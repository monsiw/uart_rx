==> flow/design.v <==
module Binary_To_7Segment(
   input       i_Clk,
   input [3:0] i_Binary_Num,
	output      o_Segment_7,
   output      o_Segment_A,
   output      o_Segment_B,
   output      o_Segment_C,
   output      o_Segment_D,
   output      o_Segment_E,
   output      o_Segment_F,
   output      o_Segment_G
   ); 
  reg [7:0]    r_Hex_Encoding = 8'h00;   
  always @(posedge i_Clk)
    begin
      case (i_Binary_Num) 
        4'b0000 : r_Hex_Encoding <= 8'hFC;
        4'b0001 : r_Hex_Encoding <= 8'h60;
        4'b0010 : r_Hex_Encoding <= 8'hDA;
        4'b0011 : r_Hex_Encoding <= 8'hF2;		 
        4'b0100 : r_Hex_Encoding <= 8'h66;  		  
        4'b0101 : r_Hex_Encoding <= 8'hB6;
        4'b0110 : r_Hex_Encoding <= 8'hBE;		  
        4'b0111 : r_Hex_Encoding <= 8'hE0;
        4'b1000 : r_Hex_Encoding <= 8'hFE;		  
        4'b1001 : r_Hex_Encoding <= 8'hF6;
        4'b1010 : r_Hex_Encoding <= 8'hEE;		  
        4'b1011 : r_Hex_Encoding <= 8'h3E;
        4'b1100 : r_Hex_Encoding <= 8'h9C;
        4'b1101 : r_Hex_Encoding <= 8'h7A;
        4'b1110 : r_Hex_Encoding <= 8'h9E;
        4'b1111 : r_Hex_Encoding <= 8'h8E;
      endcase	
    end  
  assign o_Segment_7 = r_Hex_Encoding[7];
  assign o_Segment_A = r_Hex_Encoding[6];
  assign o_Segment_B = r_Hex_Encoding[5];
  assign o_Segment_C = r_Hex_Encoding[4];
  assign o_Segment_D = r_Hex_Encoding[3];
  assign o_Segment_E = r_Hex_Encoding[2];
  assign o_Segment_F = r_Hex_Encoding[1];
  assign o_Segment_G = r_Hex_Encoding[0]; 
endmodule  
module UART_RX
  #(parameter CLKS_PER_BIT = 104)
  (
   input        i_Clock,
   input        i_RX_Serial,
   output       o_RX_DV,
   output [7:0] o_RX_Byte
   );
  parameter IDLE         = 3'b000;
  parameter RX_START_BIT = 3'b001;
  parameter RX_DATA_BITS = 3'b010;
  parameter RX_STOP_BIT  = 3'b011;
  parameter CLEANUP      = 3'b100;
  reg [7:0]     r_Clock_Count = 0;
  reg [2:0]     r_Bit_Index   = 0;  
  reg [7:0]     r_RX_Byte     = 0;
  reg           r_RX_DV       = 0;
  reg [2:0]     r_SM_Main     = 0;
  always @(posedge i_Clock)
  begin
    case (r_SM_Main)
      IDLE :
        begin
          r_RX_DV       <= 1'b0;
          r_Clock_Count <= 0;
          r_Bit_Index   <= 0;
          if (i_RX_Serial == 1'b0)           
            r_SM_Main <= RX_START_BIT;
          else
            r_SM_Main <= IDLE;
        end
      RX_START_BIT :
        begin
          if (r_Clock_Count == (CLKS_PER_BIT-1)/2)
          begin
            if (i_RX_Serial == 1'b0)
            begin
              r_Clock_Count <= 0;   
              r_SM_Main     <= RX_DATA_BITS;
            end
            else
              r_SM_Main <= IDLE;
          end
          else
          begin
            r_Clock_Count <= r_Clock_Count + 1;
            r_SM_Main     <= RX_START_BIT;
          end
        end  
      RX_DATA_BITS :
        begin
          if (r_Clock_Count < CLKS_PER_BIT-1)
          begin
            r_Clock_Count <= r_Clock_Count + 1;
            r_SM_Main     <= RX_DATA_BITS;
          end
          else
          begin
            r_Clock_Count          <= 0;
            r_RX_Byte[r_Bit_Index] <= i_RX_Serial;
            if (r_Bit_Index < 7)
            begin
              r_Bit_Index <= r_Bit_Index + 1;
              r_SM_Main   <= RX_DATA_BITS;
            end
            else
            begin
              r_Bit_Index <= 0;
              r_SM_Main   <= RX_STOP_BIT;
            end
          end
        end  
      RX_STOP_BIT :
        begin
          if (r_Clock_Count < CLKS_PER_BIT-1)
          begin
            r_Clock_Count <= r_Clock_Count + 1;
     	    r_SM_Main     <= RX_STOP_BIT;
          end
          else
          begin
       	    r_RX_DV       <= 1'b1;
            r_Clock_Count <= 0;
            r_SM_Main     <= CLEANUP;
          end
        end  
      CLEANUP :
        begin
          r_SM_Main <= IDLE;
          r_RX_DV   <= 1'b0;
        end
      default :
        r_SM_Main <= IDLE;
    endcase
  end    
  assign o_RX_DV   = r_RX_DV;
  assign o_RX_Byte = r_RX_Byte;
endmodule  
module UART_RX_To_7_Seg_Top
  (input i_Clk,      
   input i_UART_RX,  
	output o_UART_TX,    
   output o_Segment_7,	
   output o_Segment_A,
   output o_Segment_B,
   output o_Segment_C,
   output o_Segment_D,
   output o_Segment_E,
   output o_Segment_F,
   output o_Segment_G,
	output reg [2:0] led_enable = 3'h0,
	output reg [7:0] LED = 8'h00);
   wire w_RX_DV;
   wire [7:0] w_RX_Byte;
	wire w_TX_Active, w_TX_Serial;
   wire w_Segment_7, w_Segment_A, w_Segment_B, w_Segment_C, 
   w_Segment_D, w_Segment_E, w_Segment_F, w_Segment_G;	
	reg [3:0] nowyWektor = 4'h0;
	reg wybranyBajtMlodszy = 1'b1;
	reg [10:0] licznik = 11'h00;
	reg [7:0] nowy = 8'h0;
  UART_RX #(.CLKS_PER_BIT(104)) UART_RX_Inst
  (.i_Clock(i_Clk),
   .i_RX_Serial(i_UART_RX),
   .o_RX_DV(w_RX_DV),
   .o_RX_Byte(w_RX_Byte));
  UART_TX #(.CLKS_PER_BIT(104)) UART_TX_Inst
  (.i_Clock(i_Clk),
   .i_TX_DV(w_RX_DV),       
   .i_TX_Byte(w_RX_Byte),   
   .o_TX_Active(w_TX_Active),
   .o_TX_Serial(w_TX_Serial),
   .o_TX_Done());
  assign o_UART_TX = w_TX_Active ? w_TX_Serial : 1'b1; 	
  Binary_To_7Segment SevenSeg_Inst
  (.i_Clk(i_Clk),
   .i_Binary_Num(nowyWektor),
	.o_Segment_7(w_Segment_7),	
	.o_Segment_A(w_Segment_A),
	.o_Segment_B(w_Segment_B),
	.o_Segment_C(w_Segment_C),
	.o_Segment_D(w_Segment_D),
	.o_Segment_E(w_Segment_E),
	.o_Segment_F(w_Segment_F),
	.o_Segment_G(w_Segment_G)); 
	assign o_Segment_7 = ~w_Segment_7;  
	assign o_Segment_A = ~w_Segment_A;
	assign o_Segment_B = ~w_Segment_B;
	assign o_Segment_C = ~w_Segment_C;
	assign o_Segment_D = ~w_Segment_D;
	assign o_Segment_E = ~w_Segment_E;
	assign o_Segment_F = ~w_Segment_F;
	assign o_Segment_G = ~w_Segment_G;
always @(posedge i_Clk)
begin 
LED = w_RX_Byte;
  	if(w_RX_DV) 
  	begin
      nowy = w_RX_Byte;
    end
	licznik <= licznik + 1;
	if (licznik == 1200) 
	begin
		licznik <= 0;
			if (wybranyBajtMlodszy)
			begin
				nowyWektor = nowy[3:0];				
			end
			else
			begin
			  nowyWektor = nowy[7:4];		  
			end
			wybranyBajtMlodszy = ~wybranyBajtMlodszy;
	end		
	if (licznik == 0) 
	begin
		if (wybranyBajtMlodszy)
		begin
			led_enable = 3'b101;
		end
		else
		begin
			led_enable = 3'b110;
		end		
end
end
endmodule
module UART_TX 
  #(parameter CLKS_PER_BIT = 104)
  (
   input       i_Clock,
   input       i_TX_DV,
   input [7:0] i_TX_Byte, 
   output      o_TX_Active,
   output reg  o_TX_Serial,
   output      o_TX_Done
   );
  parameter IDLE         = 3'b000;
  parameter TX_START_BIT = 3'b001;
  parameter TX_DATA_BITS = 3'b010;
  parameter TX_STOP_BIT  = 3'b011;
  parameter CLEANUP      = 3'b100;
  reg [2:0] r_SM_Main     = 0;
  reg [7:0] r_Clock_Count = 0;
  reg [2:0] r_Bit_Index   = 0;
  reg [7:0] r_TX_Data     = 0;
  reg       r_TX_Done     = 0;
  reg       r_TX_Active   = 0;
  always @(posedge i_Clock)
  begin
    case (r_SM_Main)
      IDLE :
        begin
          o_TX_Serial   <= 1'b1;          
          r_TX_Done     <= 1'b0;
          r_Clock_Count <= 0;
          r_Bit_Index   <= 0;
          if (i_TX_DV == 1'b1)
          begin
            r_TX_Active <= 1'b1;
            r_TX_Data   <= i_TX_Byte;
            r_SM_Main   <= TX_START_BIT;
          end
          else
            r_SM_Main <= IDLE;
        end  
      TX_START_BIT :
        begin
          o_TX_Serial <= 1'b0;
          if (r_Clock_Count < CLKS_PER_BIT-1)
          begin
            r_Clock_Count <= r_Clock_Count + 1;
            r_SM_Main     <= TX_START_BIT;
          end
          else
          begin
            r_Clock_Count <= 0;
            r_SM_Main     <= TX_DATA_BITS;
          end
        end  
      TX_DATA_BITS :
        begin
          o_TX_Serial <= r_TX_Data[r_Bit_Index];
          if (r_Clock_Count < CLKS_PER_BIT-1)
          begin
            r_Clock_Count <= r_Clock_Count + 1;
            r_SM_Main     <= TX_DATA_BITS;
          end
          else
          begin
            r_Clock_Count <= 0;
            if (r_Bit_Index < 7)
            begin
              r_Bit_Index <= r_Bit_Index + 1;
              r_SM_Main   <= TX_DATA_BITS;
            end
            else
            begin
              r_Bit_Index <= 0;
              r_SM_Main   <= TX_STOP_BIT;
            end
          end 
        end  
      TX_STOP_BIT :
        begin
          o_TX_Serial <= 1'b1;
          if (r_Clock_Count < CLKS_PER_BIT-1)
          begin
            r_Clock_Count <= r_Clock_Count + 1;
            r_SM_Main     <= TX_STOP_BIT;
          end
          else
          begin
            r_TX_Done     <= 1'b1;
            r_Clock_Count <= 0;
            r_SM_Main     <= CLEANUP;
            r_TX_Active   <= 1'b0;
          end 
        end  
      CLEANUP :
        begin
          r_TX_Done <= 1'b1;
          r_SM_Main <= IDLE;
        end
      default :
        r_SM_Main <= IDLE;
    endcase
  end
  assign o_TX_Active = r_TX_Active;
  assign o_TX_Done   = r_TX_Done;
endmodule
# Reports on UART_RX_To_7_Seg_Top
# The steps from the RTL of UART_RX_To_7_Seg_Top to its reports follow in flow order.
# Lines are those of the file above, counted from 1.
# Library cell names are shortened.
setup:
  design: "UART_RX_To_7_Seg_Top"
  clock_port: "i_Clk"
  lib: "sky130hd"
  corner: "tt_025C_1v80"

# After elaboration
# Yosys after proc, flatten, opt, wreduce and memory -nomap, before mapping. Memory bits, and registers merged into a memory's read port (data or address), are not among the register bits. Print and check cells are not counted.
# Yosys's memory passes give these memory sizes; they may raise the number of words (mostly to a power of two), join words into wider ones and drop unused or constant bits.
bits:
  memories: 1
  elab_cells: 117
  ff_bits: 90
  clocked_rd_ports_x_width: 7
  output_inout_bits: 20
  romBits: 112
  input_bits: 2
op_classes:
  eq_ne: 15
  n_shift: 3
  mux: 36
  n_addsub: 6
  n_reduce_logical: 21
  n_cmp: 4
  n_logic: 13
memory_table:
  columns: ["memory", "words", "width", "read_ports", "wr", "line_no", "rtl"]
  rows:
  - ["(name not given)", 16, 7, 1, 0, 16, "case (i_Binary_Num)"]
op_table:
  columns: ["cell", "count"]
  rows:
  - ["8-bit 2-to-1 mux", 5]
  - ["3-bit 2-to-1 mux", 9]
  - ["8-bit case mux with 3-bit select", 1]
  - ["3-bit case mux with 4-bit select", 2]
  - ["8-bit by 1-bit adder with 8-bit output (second input constant)", 2]
  - ["8-bit by 7-bit < comparator with 1-bit output (second input constant)", 2]
  - ["8-bit case mux with 2-bit select", 1]
  - ["2-bit AND reduction", 6]
  - ["3-bit by 2-bit equality test with 1-bit output (second input constant)", 4]
  - ["3-bit case mux with 2-bit select", 2]
  - ["11-bit by 1-bit adder with 11-bit output (second input constant)", 1]
  - ["11-bit equality test (second input constant)", 1]
  - ["11-bit zero test", 1]
  - ["1-bit NOT", 10]
  - ["2-bit != test (second input constant)", 5]
  - ["1-bit 2-to-1 mux", 9]
  - ["1-bit by 4-bit variable shift with 8-bit output", 1]
  - ["1-bit by 4-bit variable shift with 8-bit output (first input constant)", 1]
  - ["2-bit nonzero test", 4]
  - ["4-bit nonzero test", 2]
  - ["8-bit by 3-bit variable part select with 1-bit output", 1]
  - ["8-bit by 6-bit equality test with 1-bit output (second input constant)", 1]
  - ["8-bit bitwise AND", 1]
  - ["8-bit bitwise OR", 1]
  - ["8-bit NOT", 1]
  - ["2-bit OR reduction", 3]
  - ["3-bit by 1-bit adder with 3-bit output (second input constant)", 2]
  - ["3-bit by 1-bit equality test with 1-bit output (second input constant)", 2]
# Not listed: further kinds 12, cells in them 17.

# Depth
# Longest topological path by Yosys (ltp), each cell counted once; first at word level (registers and memories cut), then after technology mapping (sequential cells cut; the memories' decode and read muxes count).
depth:
  word_depth: 5
  ABC_AREA: 0
  ltp_mapped: 6
  ltp_nobuf: 6

# Netlist
# Source: synth_stat.txt of the flow (Yosys; design flattened, memories mapped). It holds for the ABC_AREA given above (unset counts as 0); a run with the other value may have another netlist.
# Totals and module areas in this step are rounded.
by_type:
  columns: ["type", "count", "area_total_um2"]
  rows:
  - ["edfxtp_1", 48, 1.44E+03]
  - ["dfxtp_1", 41, 820.787]
  - ["ha_1", 16, 200.192]
  - ["mux2_2", 16, 180.173]
  - ["nor2_1", 40, 150.144]
  - ["xor2_1", 11, 96.342]
  - ["xnor2_1", 10, 87.584]
  - ["inv_1", 23, 86.333]
  - ["nand2_1", 20, 75.072]
  - ["a31oi_1", 9, 56.304]
  - ["nand3_1", 11, 55.053]
  - ["o21ai_0", 10, 50.048]
  - ["mux4_2", 2, 45.043]
  - ["nor3_1", 7, 35.034]
  - ["and3_1", 5, 31.28]
  - ["nand2b_1", 5, 31.28]
  - ["mux2i_1", 3, 30.029]
  - ["a21oi_1", 5, 25.024]
# Other cell types: 30; their cells: 50.
mapped:
  cell_count: 332
  buffers: 7
  seq_area_mm2: 0.002262
  yosys_area_mm2: 0.003872
  flip_flops: 89
# By module: a second synthesis without flattening, with its own total; a netlist apart from the flattened one above.
unflattened:
  hier_cells: 351
  area_unflattened_mm2: 0.004078
# Each row is one instance without its submodules.
by_module:
  columns: ["module", "n_cells", "instances", "mod_area_mm2", "seq_area_mm2"]
  rows:
  - ["UART_RX #(CLKS_PER_BIT=104)", 119, 1, 0.001251, 0.0006606]
  - ["UART_RX_To_7_Seg_Top", 101, 1, 0.00125, 0.0007707]
  - ["UART_TX #(CLKS_PER_BIT=104)", 89, 1, 0.001137, 0.0007207]
  - ["Binary_To_7Segment", 42, 1, 0.0004392, 0.0001401]

# Worst setup path after synthesis
# OpenSTA on the mapped netlist: ideal clock, no wires. The path of least setup slack (recovery checks aside). Input and output delay are each 20% of the period. Register names are those of the netlist, which keeps one name where synthesis merged equal registers.
synth_timing:
  kind: "reg2reg"
  from: "reg UART_RX_Inst.r_Clock_Count[0]"
  to: "reg UART_RX_Inst.r_Clock_Count[0]"
  delay_ns: 2.068
  arrival_ns: 1.739
  period_ns: 1.97
  t_first_pin_ns: 0.000
  slack_ns: -0.099
  required_time_ns: 1.641
  stages: 5
  setup_time_ns: 0.329
  path_buffers: 0
  period_less_setup_slack_ns: 2.069
# "delay_ns" is the arrival time less input delay plus setup time.
# "stages" counts driving pins, that of a launching flip-flop among them; a cell with two outputs on the path counts twice.
# "period_less_setup_slack_ns" = period - worst setup slack (recovery checks aside). The figure is calculated, with input and output delays left at 20% of the set period.
# The rows between start and end are the longest chain of elaborated cells between them; the timing report does not say that the signal goes this way. Where chains are equally long, one stands for them.
# A line is the first line of the expression or statement that the cell stems from. Yosys adds cells for indexed reads and writes and turns some case tables into memories.
# A register here has more assigning lines than the two given.
# Only ways into the end's enable, where the timed path ends, are counted here.
synth_between:
  cell_sequence: "edfxtp_1 -> ha_1 -> or4b_2 -> nor3_1 -> a31oi_1"
  elab_chain_len: 3
  cone_cells: 3
  cone_lines: 1
  cone_classes: "eq/ne (2); reduce/logical (1)"
synth_rtl:
  columns: ["item", "line_no", "rtl"]
  rows:
  - ["start, declared", 57, "reg [7:0]     r_Clock_Count = 0;"]
  - ["start, assigned", 89, "r_Clock_Count <= r_Clock_Count + 1;"]
  - ["start, assigned", 97, "r_Clock_Count <= r_Clock_Count + 1;"]
  - ["8-bit by 6-bit equality test with 1-bit output", 77, "if (r_Clock_Count == (CLKS_PER_BIT-1)/2)"]
  - ["3-bit != test", null, null]
  - ["2-bit AND reduction", null, null]
  - ["end, assigned", 89, null]
  - ["end, assigned", 97, null]
  - ["end, declared", 57, null]

# Worst path after layout
# From the final timing report of entry A: the path of least setup slack in the routed layout; clock arrival at registers is part of the times.
layout_timing:
  kind: "reg2reg"
  from: "reg UART_RX_Inst.r_Clock_Count[0]"
  to: "reg UART_RX_Inst.r_Clock_Count[4]"
  arrival_ns: 2.36
  path_buffers: 0
  required_time_ns: 3.31
  period_ns: 3.3
  setup_time_ns: 0.34
  slack_ns: 0.96
  stages: 5
  t_first_pin_ns: 0.35
# The rows between start and end are the longest chain of elaborated cells between them; the timing report does not say that the signal goes this way. Where chains are equally long, one stands for them.
# A register here has more assigning lines than the two given.
# Only ways into the end's enable, where the timed path ends, are counted here.
layout_between:
  cell_sequence: "edfxtp_1 -> ha_1 -> or4b_2 -> nor3_1 -> a31oi_1"
  elab_chain_len: 3
  cone_cells: 3
  cone_lines: 1
  cone_classes: "eq/ne (2); reduce/logical (1)"
layout_rtl:
  columns: ["item", "line_no", "rtl"]
  rows:
  - ["start, declared", 57, "reg [7:0]     r_Clock_Count = 0;"]
  - ["start, assigned", 89, "r_Clock_Count <= r_Clock_Count + 1;"]
  - ["start, assigned", 97, "r_Clock_Count <= r_Clock_Count + 1;"]
  - ["8-bit by 6-bit equality test with 1-bit output", 77, "if (r_Clock_Count == (CLKS_PER_BIT-1)/2)"]
  - ["3-bit != test", null, null]
  - ["2-bit AND reduction", null, null]
  - ["end, assigned", 89, null]
  - ["end, assigned", 97, null]
  - ["end, declared", 57, null]

# Design UART_RX_To_7_Seg_Top on sky130hd. What follows are 2 stored runs of the flow, each under its own settings; their order means nothing. The constraints put input and output delay at 20% of the set period each and load the outputs with 0.01 pF.
# "period_less_ws_ns" = clock period - worst setup slack. The figure is calculated, with input and output delays left at 20% of the set period.
# "worst_path_ns" means the part of the period allowed to the worst setup path (the constraints hold back 20% at inputs and 20% at outputs) less its slack; where the path has registers, the arrival times of their clocks count too.
# "power_mw" is the tool's figure for a default switching activity; nothing was simulated.
# Results are given in rounded form.
runs:
  - name: "entry A"
    settings:
      period_ns: 3.3
      CAP_MARGIN: 20
      CORE_MARGIN: 2
      CORE_UTILIZATION: 40
      SLEW_MARGIN: 20
    results:
      setupTns_ns: 0.000
      synth_chip_area_mm2: 0.003872
      period_less_ws_ns: 2.343
      power_mw: 2.061
      worst_path_ns: 2.34
      worst_path_kind: "reg2reg"
      layout_utilization_frac: 0.471
      post_route_stdcell_area_mm2: 0.004392
      total_die_area_mm2: 0.01048
      ws_setup_ns: 0.957
  - name: "entry B"
    settings:
      period_ns: 2.89
      CORE_UTILIZATION: 65
      HOLD_SLACK_MARGIN: 0.26
      GPL_TIMING_DRIVEN: 1
      MIN_ROUTING_LAYER: "met1"
      MAX_ROUTING_LAYER: "met4"
      CAP_MARGIN: 20
      CORE_MARGIN: 2
      SLEW_MARGIN: 20
    results:
      layout_utilization_frac: 0.747
      power_mw: 2.506
      post_route_stdcell_area_mm2: 0.00437
      period_less_ws_ns: 2.339
      total_die_area_mm2: 0.006591
      synth_chip_area_mm2: 0.003872
      setupTns_ns: 0.000
      worst_path_ns: 2.34
      worst_path_kind: "reg2reg"
      ws_setup_ns: 0.551
